==> flow/design.v <==
module D_FF (q, d, reset, clk);
	output logic q;
	input logic d, reset, clk;
	always_ff @(posedge clk)
		if (reset)
			q <= 0;  
		else
			q <= d;  
endmodule
module enableD_FF (q, d, reset, enable, clk);
	output logic q;
	input logic d, reset, enable, clk;
	logic valueToDFF;
	mux2_1 controlMux (.out(valueToDFF), .i0(q), .i1(d), .sel(enable));
	D_FF theFlop (.q, .d(valueToDFF), .reset, .clk);
endmodule
module mux2_1(out, i0, i1, sel);
	output logic out;
	input logic i0, i1, sel;
	logic [2:0] inBetween;
	not flipSel (inBetween[0], sel);
	and input0 (inBetween[1], i0, inBetween[0]);
	and input1 (inBetween[2], i1, sel);
	or theOutput (out, inBetween[1], inBetween[2]);
endmodule
module reservationStation #(parameter ROBsize = 32, ROBsizeLog = $clog2(ROBsize+1)) 
(clk_i
,reset_i
,decodeROBTag1_i
,decodeROBTag2_i
,decodeROBTag_i
,decodeWriteEn_i
,decodeROBval1_i
,decodeROBval2_i
,decodeCommands_i
,issueROBTag_i
,issueROBval_i
,stall_i
,reservationStationVal1_o
,reservationStationVal2_o
,reservationStationCommands_o
,reservationStationTag_o
,busy_o
,ready_o);
	input logic	[ROBsizeLog - 1:0] 	decodeROBTag1_i, decodeROBTag2_i, decodeROBTag_i, issueROBTag_i;
  input logic [64:0] decodeROBval1_i, decodeROBval2_i, issueROBval_i;
	input logic 			decodeWriteEn_i, clk_i, reset_i, stall_i;
  input logic [9:0] decodeCommands_i;
  output logic [63:0] reservationStationVal1_o, reservationStationVal2_o;
  output logic [9:0] reservationStationCommands_o;
  output logic [ROBsizeLog-1:0] reservationStationTag_o;
  output logic ready_o, busy_o;
  logic [138+(3*ROBsizeLog):0] reservationStationVal;
	logic [138+(3*ROBsizeLog):0] decodedWriteVal;
  always_comb begin
    if(decodeROBval1_i[64] == 1'b1) begin
      decodedWriteVal[139+(ROBsizeLog) + (ROBsizeLog - 1):139+(ROBsizeLog)] = 0;
    end
    else begin
      decodedWriteVal[139+(ROBsizeLog) + (ROBsizeLog - 1):139+(ROBsizeLog)] = decodeROBTag1_i;
    end
    if(decodeROBval2_i[64] == 1'b1) begin
      decodedWriteVal[139 + (ROBsizeLog - 1):139] = 0;
    end
    else begin
      decodedWriteVal[139 + (ROBsizeLog - 1):139] = decodeROBTag2_i;
    end
    decodedWriteVal[138] = decodeWriteEn_i;
    decodedWriteVal[137:128] = decodeCommands_i;
    decodedWriteVal[127:64] = decodeROBval1_i[63:0];
    decodedWriteVal[63:0] = decodeROBval2_i[63:0];
    decodedWriteVal[139+(2*ROBsizeLog) + (ROBsizeLog - 1):139+(2*ROBsizeLog)] = decodeROBTag_i;
	end
	logic [138+(3*ROBsizeLog):0] issueWriteVal;
  logic ready;
  always_comb begin
    if(stall_i | (~ready)) begin
      issueWriteVal[138] = 1'b1;
    end 
    else begin
      issueWriteVal[138] = 1'b0;
    end
    if(reservationStationVal[139+(ROBsizeLog) + (ROBsizeLog - 1):139+(ROBsizeLog)] == issueROBTag_i & issueROBTag_i != 0) begin
      issueWriteVal[139+(ROBsizeLog) + (ROBsizeLog - 1):139+(ROBsizeLog)] = 0;
      issueWriteVal[127:64] = issueROBval_i[63:0];
    end
    else begin
      issueWriteVal[139+(ROBsizeLog) + (ROBsizeLog - 1):139+(ROBsizeLog)] = reservationStationVal[139+(ROBsizeLog) + (ROBsizeLog - 1):139+(ROBsizeLog)];
      issueWriteVal[127:64] = reservationStationVal[127:64];
    end
    if(reservationStationVal[139 + (ROBsizeLog - 1):139] == issueROBTag_i & issueROBTag_i != 0) begin
      issueWriteVal[139 + (ROBsizeLog - 1):139] = 0;
      issueWriteVal[63:0] = issueROBval_i[63:0];
    end
    else begin
      issueWriteVal[139 + (ROBsizeLog - 1):139] = reservationStationVal[139 + (ROBsizeLog - 1):139];
      issueWriteVal[63:0] = reservationStationVal[63:0];
    end
    issueWriteVal[137:128] = reservationStationVal[137:128];
    issueWriteVal[139+(2*ROBsizeLog) + (ROBsizeLog - 1):139+(2*ROBsizeLog)] = reservationStationVal[139+(2*ROBsizeLog) + (ROBsizeLog - 1):139+(2*ROBsizeLog)];
	end
  always_comb begin
    if(issueWriteVal[139 + (ROBsizeLog - 1):139] == 0 & issueWriteVal[139+(ROBsizeLog) + (ROBsizeLog - 1):139+(ROBsizeLog)] == 0 & reservationStationVal[138]) begin
      ready = 1'b1;
    end 
    else begin
      ready = 1'b0;
    end
	end
	logic [138+(3*ROBsizeLog):0] reservationStationIn;
	always_comb begin
    if(reservationStationVal[138]) begin
      reservationStationIn = issueWriteVal;
    end 
    else begin
      reservationStationIn = decodedWriteVal;
    end
	end
  wallOfDFFsL151 RSregs (.q(reservationStationVal), .d(reservationStationIn), .reset(reset_i), .enable(reservationStationVal[138] | decodeWriteEn_i), .clk(clk_i));
  assign reservationStationVal2_o = reservationStationIn[63:0];
  assign reservationStationVal1_o = reservationStationIn[127:64];
  assign reservationStationCommands_o = reservationStationIn[137:128];
  assign reservationStationTag_o = reservationStationIn[139+(2*ROBsizeLog) + (ROBsizeLog - 1):139+(2*ROBsizeLog)];
  assign busy_o = reservationStationVal[138];
  assign ready_o = ready;
endmodule
module wallOfDFFsL151 #(parameter LENGTH = 151) (q, d, reset, enable, clk);
	output logic [LENGTH-1:0] q;
	input logic [LENGTH-1:0] d;
	input logic reset, enable, clk;
	genvar i;
	generate
		for(i=0; i < LENGTH; i++) begin : eachEnDff
			enableD_FF enDff (.q(q[i]), .d(d[i]), .reset, .enable, .clk);
		end
	endgenerate 
endmodule
======== Step by step through the tools: reservationStation ========
Tool output for the design above, in the order of the flow.
Line numbers count from 1 in the design file above.
Cell names lack the library's common part.
A cell with -- has no value.
inputs
  top module .............................. reservationStation
  clock input ............................. clk_i
  standard-cell library ................... sky130hd
  corner .................................. tt_025C_1v80

======== Word level ========
Source: Yosys, flattened and elaborated, memories not mapped. Widths are those after wreduce; folded enables and synchronous resets count as part of the registers. Registers that Yosys merges into a memory's read port (data or address) are not register bits. Print and check cells do not count. Equal cells are merged and count once.
bit counts
  bits in registers ....................... 151
cells by class
  eq/ne operators ......................... 2
  multiplexer cells ....................... 9
  bitwise logic cells ..................... 461
  reduce/logical cells .................... 3
operators by type and width
  cell                count
  1-bit AND           306
  157-bit 2-to-1 mux  1
  1-bit OR            153
  64-bit 2-to-1 mux   2
  6-bit 2-to-1 mux    4
  6-bit == test       2
  6-bit logical NOT   2
  6-bit nonzero test  1
  1-bit inverter      2
  1-bit 2-to-1 mux    2

======== Logic depth ========
Longest topological path by Yosys (ltp), each cell counted once; first at word level (registers and memories cut), then after technology mapping (sequential cells cut; the memories' decode and read muxes count).
logic depth
  word-level depth ........................ 13
  ABC_AREA ................................ 0
  mapped depth ............................ 7
  gate-level depth less buffers ........... 4

======== Synthesis result ========
Yosys stat after the flow's synthesis: flattened, memories mapped to cells. It holds for the ABC_AREA given above (unset counts as 0); a run with the other value may have another netlist.
cells by type
  cell      count  total area (um^2)
  dfxtp_1   151    3.02E+03
  a311oi_1  128    1.12E+03
  buf_4     140    1.05E+03
  a211oi_1  128    960.922
  nor2b_1   135    844.56
  a31oi_1   128    800.768
  nand3_1   128    640.614
  o21ai_0   128    640.614
  nor2_1    131    491.722
  clkbuf_1  112    420.403
  buf_2     28     140.134
  mux2_2    10     112.608
  a22o_1    12     105.101
  nand2_1   21     78.826
  xnor2_1   8      70.067
  a21oi_1   12     60.058
  clkbuf_2  12     60.058
  xor2_1    4      35.034
Other cell types: 11; their cells: 25.
mapped netlist
  cells in the netlist .................... 1441
  cell area after synthesis ............... 10854.2 um^2
  sequential area ......................... 3022.9 um^2
  flip-flop cells ......................... 151
  buffers ................................. 297
By module: a second synthesis without flattening, with its own total; a netlist apart from the flattened one above.
unflattened totals
  cell total of the unflattened synthesis .. 1262
  area (unflattened synthesis) ............ 12085.3 um^2
Rows give one instance, submodules left out.
modules
  module              instances  cells  area (um^2)  seq. area (um^2)
  D_FF                151        2      33.8         20.0
  reservationStation  1          809    4717.0       0.0
  mux2_1              151        1      15.0         0.0
  enableD_FF          151        0      0.0          0.0
  wallOfDFFsL151      1          0      0.0          0.0

======== Worst setup path after synthesis ========
Source: OpenSTA report_checks on the synthesized netlist (no wires, ideal clock, input and output delay 20% of the period each), path of least setup slack; recovery checks are left aside. Register names are those of the netlist, which keeps one name where synthesis merged equal registers.
timing post-synthesis
  path kind ............................... input-to-output
  from .................................... in issueROBTag_i[5]
  to ...................................... out reservationStationVal1_o[41]
  period .................................. 2.6 ns
  input delay ............................. 0.520 ns
  launch time at the first pin ............ 0.520 ns
  data arrival time ....................... 1.731 ns
  data required time ...................... 2.080 ns
  slack ................................... 0.349 ns
  path delay .............................. 1.211 ns
  driving pins on the path ................ 7
  buffers on the path ..................... 3
  period reached after synthesis .......... 2.251 ns
"path delay" = arrival - input delay + setup time.
A path that ends at an output port has no setup time.
"driving pins on the path": output pins that drive a net of the path, with the launching flip-flop's if there is one; two outputs of one cell count as two.
"period reached after synthesis" is the clock period less the worst setup slack; recovery checks do not enter. This is arithmetic on one report: input and output delays are still those of the set period (20% each).
The rows between start and end are the longest chain of elaborated cells between them; the timing report does not say that the signal goes this way. Where chains are equally long, one stands for them.
A line is the first line of the expression or statement that the cell stems from. Yosys adds cells for indexed reads and writes and turns some case tables into memories.
on the way, post-synthesis
  path through ............................ nor4_4 -> a211o_1 -> buf_4 -> clkbuf_2 -> o21ai_0 -> a31oi_1 -> buf_4
  length of the longest elaborated chain .. 4
ends and longest elaborated chain, post-synthesis
  item                line  text
  start, declared     45    input logic [ROBsizeLog - 1:0] decodeROBTag1_i, decodeROBTag2_i, decodeROBTag_i, issueROBTag_i;
  6-bit == test       83    if(reservationStationVal[139+(ROBsizeLog) + (ROBsizeLog - 1):139+(ROBsizeLog)] == issueROBTag_i & issueROBTag_ ...
  1-bit AND           83
  64-bit 2-to-1 mux   83
  157-bit 2-to-1 mux  112   if(reservationStationVal[138]) begin
  end, declared       49    output logic [63:0] reservationStationVal1_o, reservationStationVal2_o;

======== Timing after layout ========
From the final timing report of run A: the path of least setup slack in the routed layout; clock arrival at registers is part of the times.
timing after layout
  path kind ............................... reg-to-output
  from .................................... reg (name not given)
  to ...................................... out reservationStationVal1_o[47]
  period .................................. 2.38 ns
  launch time at the first pin ............ 0.44 ns
  data arrival time ....................... 2.26 ns
  data required time ...................... 1.90 ns
  slack ................................... -0.35 ns
  driving pins on the path ................ 10
  buffers on the path ..................... 5
on the way, after layout
  path through ............................ dfxtp_4 -> xor2_4 -> a211oi_4 -> buf_12 -> buf_12 -> buf_12 -> buf_8 -> nand3_4 -> a31oi_4 -> buf_6
ends and longest elaborated chain, after layout
  item           line  text
  end, declared  49    output logic [63:0] reservationStationVal1_o, reservationStationVal2_o;
Chain of elaborated cells between the ends: none given.

==> runs of reservationStation <==
Design reservationStation on sky130hd. What follows are 2 stored runs of the flow, each under its own settings; their order means nothing. The constraints put input and output delay at 20% of the set period each and load the outputs with 0.01 pF.
"achieved clock period (ns)" means the clock period less the worst setup slack. The figure is calculated, with input and output delays left at 20% of the set period.
By "worst setup path time (ns)" is meant the share of the clock period that the worst setup path is allowed (20% is reserved at inputs, 20% at outputs), minus its slack. Clock arrival times at its registers enter into it.
"finish__power__total": no workload was simulated; the value follows from the tool's default switching activity.

Flow files of run A
==> flow/run.sh <==
#!/bin/bash
# the make line also repeats the synthesis and layout settings of config.mk as NAME=value (left out here)
make -C /OpenROAD-flow-scripts/flow DESIGN_CONFIG=/design/flow/config.mk WORK_HOME=/design/flow/orfs CLKGATE_MAP_FILE= finish
==> flow/config.mk <==
export PLATFORM = sky130hd
export DESIGN_NAME = reservationStation
export DESIGN_NICKNAME = reservationStation
export VERILOG_FILES = /design/flow/design.v
export SDC_FILE = /design/flow/constraint.sdc
export NUM_CORES = 4
export LEC_CHECK = 0
export CAP_MARGIN = 20
export CORE_MARGIN = 2
export CORE_UTILIZATION = 40
export SETUP_SLACK_MARGIN = 0.05
export SLEW_MARGIN = 20
==> flow/constraint.sdc <==
create_clock -name core_clock -period 2.38 [get_ports {clk_i}]
set_input_delay 0.4760 -clock core_clock [delete_from_list [all_inputs] [get_ports {clk_i}]]
set_output_delay 0.4760 -clock core_clock [all_outputs]
set_load 0.01 [all_outputs]

report of run A
yosys chip area after synthesis (um^2): 10854.2
finish__design__die__area: 28469.8
finish__design__instance__area__stdcell: 20510.9
finish__design__instance__utilization: 0.7653
finish__timing__setup__ws: -0.355
finish__timing__setup__tns: -32.456
finish__timing__hold__ws: 0.458
finish__power__total: 1.004e-02
achieved clock period (ns): 2.735
worst setup path time (ns): 2.26
worst setup path kind: reg-to-output

Flow files of run B
==> flow/run.sh <==
#!/bin/bash
# the make line also repeats the synthesis and layout settings of config.mk as NAME=value (left out here)
make -C /OpenROAD-flow-scripts/flow DESIGN_CONFIG=/design/flow/config.mk WORK_HOME=/design/flow/orfs CLKGATE_MAP_FILE= finish
==> flow/config.mk <==
export PLATFORM = sky130hd
export DESIGN_NAME = reservationStation
export DESIGN_NICKNAME = reservationStation
export VERILOG_FILES = /design/flow/design.v
export SDC_FILE = /design/flow/constraint.sdc
export NUM_CORES = 4
export LEC_CHECK = 0
export ABC_AREA = 1
export CAP_MARGIN = 20
export CELL_PAD_IN_SITES_DETAIL_PLACEMENT = 2
export CELL_PAD_IN_SITES_GLOBAL_PLACEMENT = 3
export CORE_MARGIN = 2
export CORE_UTILIZATION = 15
export CTS_CLUSTER_SIZE = 18
export HOLD_SLACK_MARGIN = 0.2
export MAX_ROUTING_LAYER = met5
export PLACE_DENSITY_LB_ADDON = 0.06
export SETUP_SLACK_MARGIN = 0.29
export SLEW_MARGIN = 20
==> flow/constraint.sdc <==
create_clock -name core_clock -period 2.23 [get_ports {clk_i}]
set_input_delay 0.4460 -clock core_clock [delete_from_list [all_inputs] [get_ports {clk_i}]]
set_output_delay 0.4460 -clock core_clock [all_outputs]
set_load 0.01 [all_outputs]

report of run B
yosys chip area after synthesis (um^2): 11517.3
finish__design__die__area: 79014.4
finish__design__instance__area__stdcell: 20722.4
finish__design__instance__utilization: 0.2728
finish__timing__setup__ws: -0.507
finish__timing__setup__tns: -54.254
finish__timing__hold__ws: 0.486
finish__power__total: 1.036e-02
achieved clock period (ns): 2.737
worst setup path time (ns): 2.29
worst setup path kind: reg-to-output
